==> flow/design.v <==
package srv_constant;
parameter bit[2:0] CC_FU_IU    = 3'd0 ;
parameter bit[2:0] CC_FU_MUL   = 3'd1 ;
parameter bit[2:0] CC_FU_DIV   = 3'd2 ;
parameter bit[2:0] CC_FU_BU    = 3'd3 ;
parameter bit[2:0] CC_FU_LSU   = 3'd4 ;
parameter bit[3:0] CC_OPCODE0  = 4'd0 ;
parameter bit[3:0] CC_OPCODE1  = 4'd1 ;
parameter bit[3:0] CC_OPCODE2  = 4'd2 ;
parameter bit[3:0] CC_OPCODE3  = 4'd3 ;
parameter bit[3:0] CC_OPCODE4  = 4'd4 ;
parameter bit[3:0] CC_OPCODE5  = 4'd5 ;
parameter bit[3:0] CC_OPCODE6  = 4'd6 ;
parameter bit[3:0] CC_OPCODE7  = 4'd7 ;
parameter bit[3:0] CC_OPCODE8  = 4'd8 ;
parameter bit[3:0] CC_OPCODE9  = 4'd9 ;
parameter bit[3:0] CC_OPCODE10 = 4'd10;
parameter bit[3:0] CC_OPCODE11 = 4'd11;
parameter bit[3:0] CC_OPCODE12 = 4'd12;
parameter bit[1:0] CC_DES_X0   = 2'd0 ;
parameter bit[1:0] CC_DES_GPR  = 2'd1 ;
parameter bit[1:0] CC_DES_CSR  = 2'd2 ;
parameter bit[1:0] CC_SRC1_X0  = 2'd0 ;
parameter bit[1:0] CC_SRC1_GPR = 2'd1 ;
parameter bit[1:0] CC_SRC1_PC  = 2'd2 ;
parameter bit[1:0] CC_SRC1_IMM = 2'd3 ;
parameter bit[2:0] CC_SRC2_X0  = 3'd0 ;
parameter bit[2:0] CC_SRC2_GPR = 3'd1 ;
parameter bit[2:0] CC_SRC2_CSR = 3'd2 ;
parameter bit[2:0] CC_SRC2_PC  = 3'd3 ;
parameter bit[2:0] CC_SRC2_IMM = 3'd4 ;
parameter bit[2:0] CC_IMM_TP0  = 3'd0 ;
parameter bit[2:0] CC_IMM_TP1  = 3'd1 ;
parameter bit[2:0] CC_IMM_TP2  = 3'd2 ;
parameter bit[2:0] CC_IMM_TP3  = 3'd3 ;
parameter bit[2:0] CC_IMM_TP4  = 3'd4 ;
parameter bit[2:0] CC_IMM_TP5  = 3'd5 ;
parameter bit[2:0] CC_IMM_TP6  = 3'd6 ;
parameter bit[2:0] CC_IMM_TP7  = 3'd7 ;
parameter bit[11:0] CC_CSR_ADDR_MEPC = 12'h341;
parameter int CC_W_JP = 5;
typedef struct packed{
    logic [8:0]     reserved3   ;
    logic           tsr         ;
    logic           tw          ;
    logic           tvm         ;
    logic           mxr         ;
    logic           sum         ;
    logic           mprv        ;
    logic [1:0]     xs          ;
    logic [1:0]     fs          ;
    logic [1:0]     mpp         ;
    logic [1:0]     vs          ;
    logic           spp         ;
    logic           mpie        ;
    logic           ube         ;
    logic           spie        ;
    logic           reserved2   ;
    logic           mie         ;
    logic           reserved1   ;
    logic           sie         ;
    logic           reserved0   ;
} T_MSTATUS;
typedef struct packed{
    logic [15:0]    reserved8   ;
    logic [1:0]     reserved7   ;
    logic           lcofie      ;
    logic           reserved6   ;
    logic           meie        ;
    logic           reserved5   ;
    logic           seie        ;
    logic           reserved4   ;
    logic           mtie        ;
    logic           reserved3   ;
    logic           stie        ;
    logic           reserved2   ;
    logic           msie        ;
    logic           reserved1   ;
    logic           ssie        ;
    logic           reserved0   ;
} T_MIE;
typedef struct packed{
    logic [29:0]    base        ;
    logic [1:0]     mode        ;
} T_MTVEC;
typedef struct packed{
    logic [31:0]    mscratch    ;
} T_MSCRATCH;
typedef struct packed{
    logic [31:0]    mepc        ;
} T_MEPC;
typedef struct packed{
    logic           interrupt       ;
    logic [30:0]    exception_code  ;
} T_MCAUSE;
typedef struct packed{
    logic [31:0]    mtval           ;
} T_MTVAL;
typedef struct packed{
    logic [15:0]    reserved8   ;
    logic [1:0]     reserved7   ;
    logic           lcofip      ;
    logic           reserved6   ;
    logic           meip        ;
    logic           reserved5   ;
    logic           seip        ;
    logic           reserved4   ;
    logic           mtip        ;
    logic           reserved3   ;
    logic           stip        ;
    logic           reserved2   ;
    logic           msip        ;
    logic           reserved1   ;
    logic           ssip        ;
    logic           reserved0   ;
} T_MIP;
typedef struct packed{
    logic [31:0]    mcycle      ;
} T_MCYCLE;
typedef struct packed{
    logic [31:0]    mcycleh     ;
} T_MCYCLEH;
endpackage
module srv_icb_mem #(
    parameter  int AW_ICB = 32,
    parameter  int AW_MEM = 10,
    parameter  int DW     = 32,
    localparam int ADDR_S = $clog2(DW/8)
)(
    input                   clk                 ,
    input                   reset_n             ,
    output                  icb_cmd_ready       ,
    input                   icb_cmd_valid       ,
    input  [AW_ICB-1:0]     icb_cmd_addr        ,
    input                   icb_cmd_read        ,
    input  [DW-1:0]         icb_cmd_wdata       ,
    input  [(DW/8)-1:0]     icb_cmd_wmask       ,
    input                   icb_resp_ready      ,
    output                  icb_resp_valid      ,
    output [DW-1:0]         icb_resp_rdata      ,
    output                  icb_resp_err        ,
    output                  mem_ce              ,
    output                  mem_we              ,
    output [AW_MEM-1:0]     mem_addr            ,
    output [DW-1:0]         mem_bwe             ,
    output [DW-1:0]         mem_din             ,
    input  [DW-1:0]         mem_dout
);
wire [AW_ICB-1:0]   icb_cmd_addr_shift  ;
wire                icb_cmd_hsked       ;
wire                icb_resp_hsked      ;
reg                 mem_rd_r            ;
reg  [DW-1:0]       mem_dout_hold       ;
reg                 ost_cnt             ;
reg                 cmd_dly             ;
assign icb_cmd_addr_shift = icb_cmd_addr >> ADDR_S;
assign icb_cmd_hsked = icb_cmd_ready & icb_cmd_valid;
assign icb_resp_hsked = icb_resp_valid & icb_resp_ready;
assign icb_cmd_ready = (ost_cnt==1'b0) || ((ost_cnt==1'b1) && icb_resp_hsked);
assign mem_ce = icb_cmd_valid & icb_cmd_ready;
assign mem_we = ~icb_cmd_read;
assign mem_addr = icb_cmd_addr_shift[AW_MEM-1:0];
assign mem_din = icb_cmd_wdata;
assign icb_resp_valid = cmd_dly;
assign icb_resp_rdata = mem_rd_r ? mem_dout : mem_dout_hold;
assign icb_resp_err = 1'b0;
always @ (posedge clk or negedge reset_n) begin
    if(!reset_n)
        ost_cnt <= 1'b0;
    else if(icb_cmd_hsked & ~icb_resp_hsked)
        ost_cnt <= ost_cnt + 1'b1;
    else if(~icb_cmd_hsked & icb_resp_hsked)
        ost_cnt <= ost_cnt - 1'b1;
end
always @ (posedge clk or negedge reset_n) begin
    if(!reset_n)
        cmd_dly <= 1'b0;
    else if(icb_cmd_hsked)
        cmd_dly <= 1'b1;
    else if(icb_resp_hsked)
        cmd_dly <= 1'b0;
end
always @ (posedge clk or negedge reset_n) begin
    if(!reset_n)
        mem_rd_r <= 1'b0;
    else
        mem_rd_r <= icb_cmd_hsked & icb_cmd_read;
end
always @ (posedge clk or negedge reset_n) begin
    if(!reset_n)
        mem_dout_hold <= '0;
    else if(mem_rd_r)
        mem_dout_hold <= mem_dout;
end
generate for(genvar i=0;i<(DW/8);i++) begin: BWE_LOOP1
    for(genvar j=0;j<8;j++) begin: BWE_LOOP2
        assign mem_bwe[i*8+j] = icb_cmd_wmask[i];
    end
end endgenerate
endmodule
* Step by step through the tools: srv_icb_mem *
What the tools print for srv_icb_mem, step after step.
Line numbers count from 1 in the design file above.
Operators: Yosys type, input widths -> output width; for muxes data width and select width s.
Cell names lack the library's common part.
Not given: -

inputs
  top module = srv_icb_mem
  clock port = clk
  standard-cell library = sky130hd
  corner = tt_025C_1v80

* Word level *
Counts by Yosys on the flattened word-level netlist (proc, flatten, opt, wreduce; memories kept). Register bits leave out memories and registers merged into their read ports (data or address). Print and check cells are left out. Cells with the same type and inputs are merged into one.

cells by class
  div/mod/pow operators = 0
  reduce/logical cells = 4
  add/sub/neg operators = 2
  muxes and demuxes = 5
  shift-type cells = 0
  magnitude comparators = 0
  multiply operators = 0
  equal/unequal tests = 0
  bitwise gates (word level) = 9

operators with widths
  kind                 number
  $mux 32              1
  $and 1x1->1          5
  $not 1->1            4
  $reduce_bool 2->1    2
  $mux 1               4
  $add 1x1->1 const B  1
  $sub 1x1->1 const B  1
  $logic_and 1x1->1    1
  $logic_or 1x1->1     1

bit counts
  input bits = 105
  ROM bits = 0
  clocked read ports x word width = 0
  bits in registers = 35
  word-level cells = 24
  output and inout port bits = 111
  memory bits (writable) = 0
  latch bits = 0
  memory cells = 0

* Longest topological paths *
Yosys ltp: most cells in a row. Word level: on the elaborated netlist, between registers, memories and ports. Mapped: between sequential cells and ports; inverters and the memories' decode and read muxes count.

depth
  depth in word-level cells = 8
  ABC_AREA = 0
  depth in mapped cells = 5
  gate-level depth less buffers = 5

* Mapped cells and area *
Yosys stat after the flow's synthesis: flattened, memories mapped to cells. It holds for the ABC_AREA given above (unset counts as 0); a run with the other value may have another netlist.
The area totals of this step are shown rounded.

mapped netlist
  sequential part of the area = 875.8 sq um
  flip-flop cells = 35
  chip area (Yosys) = 2062 sq um
  mapped cells = 159

cell types
  cell type  number
  dfrtp_1    35
  buf_4      75
  mux2_4     30
  buf_12     3
  mux2_2     2
  ha_1       1
  buf_6      1
  inv_1      3
  a21bo_2    1
  a21oi_1    2
  o32ai_1    1
  xor2_1     1
  nand2_1    2
  and3_1     1
  conb_1     1

* Timing after synthesis *
Source: OpenSTA report_checks on the synthesized netlist (no wires, ideal clock, input and output delay 20% of the period each), path of least setup slack; recovery checks are left aside. Register names are those of the netlist, which keeps one name where synthesis merged equal registers.

path post-synthesis
  path kind = register to output
  start point = reg mem_rd_r
  end point = out icb_resp_rdata[0]
  driving pins on the path = 4
  time at the first pin = 0 ps
  arrival time = 939 ps
  path slack = 1045 ps
  period = 2480 ps
  path buffers = 2
  required time = 1984 ps
  path delay = 939 ps
  period reached after synthesis = 1435 ps

"path delay" is the arrival time less input delay plus setup time.
At an output port there is no setup time.
"driving pins on the path": output pins that drive a net of the path, with the launching flip-flop's if there is one; two outputs of one cell count as two.
"period reached after synthesis" = period - worst setup slack (recovery checks aside). The figure is calculated, with input and output delays left at 20% of the set period.
Between the ends stands the longest chain of elaborated cells between them, by number of cells; it is not shown to be the way that was timed. Of several equally long chains one is given.
A line is the first line of the expression or statement that the cell stems from. Yosys adds cells for indexed reads and writes and turns some case tables into memories.

on the way, post-synthesis
  cells stage by stage = dfrtp_1 buf_6 buf_12 mux2_4
  cells in the longest elaborated chain = 1

ends and longest elaborated chain, post-synthesis
  item             line  source
  start, declared  152   reg                 mem_rd_r            ;
  start, assigned  185   mem_rd_r <= 1'b0;
  start, assigned  187   mem_rd_r <= icb_cmd_hsked & icb_cmd_read;
  $mux 32          165   assign icb_resp_rdata = mem_rd_r ? mem_dout : mem_dout_hold;
  end, declared    140   output [DW-1:0]         icb_resp_rdata      ,

* Worst path after layout *
Path of least setup slack in the final report of stored run 1 (OpenROAD, finished layout, wires in). Where an end is a register, its clock arrival counts in the times.
The report prints the path's times to 10 ps; the period is as set.

path after layout
  path kind = register to output
  start point = reg mem_rd_r
  end point = out icb_resp_rdata[7]
  path buffers = 2
  arrival time = 1820 ps
  path slack = 110 ps
  period = 2410 ps
  driving pins on the path = 4
  required time = 1930 ps
  time at the first pin = 280 ps

Between the ends stands the longest chain of elaborated cells between them, by number of cells; it is not shown to be the way that was timed. Of several equally long chains one is given.

on the way, after layout
  cells stage by stage = dfrtp_2 buf_4 mux2_4 clkdlybuf4s50_1
  cells in the longest elaborated chain = 1

ends and longest elaborated chain, after layout
  item             line  source
  start, declared  152   reg                 mem_rd_r            ;
  start, assigned  185   mem_rd_r <= 1'b0;
  start, assigned  187   mem_rd_r <= icb_cmd_hsked & icb_cmd_read;
  $mux 32          165   assign icb_resp_rdata = mem_rd_r ? mem_dout : mem_dout_hold;
  end, declared    140   output [DW-1:0]         icb_resp_rdata      ,

Lab notebook: srv_icb_mem

Top module srv_icb_mem; platform sky130hd; tools Yosys and OpenROAD; 2 stored runs in no particular order. Input and output delays are each 20% of the period that was set; the output load is 0.01 pF.
"achieved period": clock period set for the run, less the worst setup slack. It is reckoned from that one timing run; input and output delays stay at 20% of the period that was set.
"time on the worst setup path": the worst setup path's part of the clock period (all of it between registers, 20% less for each end at a port) less its slack. A launch clock that arrives late makes it longer, a capture clock that arrives late makes it shorter.
"time on the worst setup path" is known to 10 ps.
The measured numbers are rounded.
A setting shown as . is not set for that run.

name                                   stored run 1        stored run 2
period_ns                              2.41                1.81
CAP_MARGIN                             20                  20
CORE_MARGIN                            2                   2
CORE_UTILIZATION                       40                  40
SLEW_MARGIN                            20                  20
SETUP_SLACK_MARGIN                     .                   0.49
PLACE_DENSITY                          .                   0.62
CELL_PAD_IN_SITES_GLOBAL_PLACEMENT     .                   1
GPL_TIMING_DRIVEN                      .                   1
GPL_ROUTABILITY_DRIVEN                 .                   1
MAX_ROUTING_LAYER                      .                   met5
final design utilization               0.462               0.527
time on the worst setup path (ps)      1820                1510
type of the worst setup path           register to output  register to output
cell area after synthesis (sq um)      2062                2062
std-cell area (final layout) (sq um)   2331                2656
achieved period (ps)                   2302                1868
post-route setup TNS (ps)              0                   -417
setup slack of the critical path (ps)  108                 -58
area inside the die boundary (sq um)   5745                5745
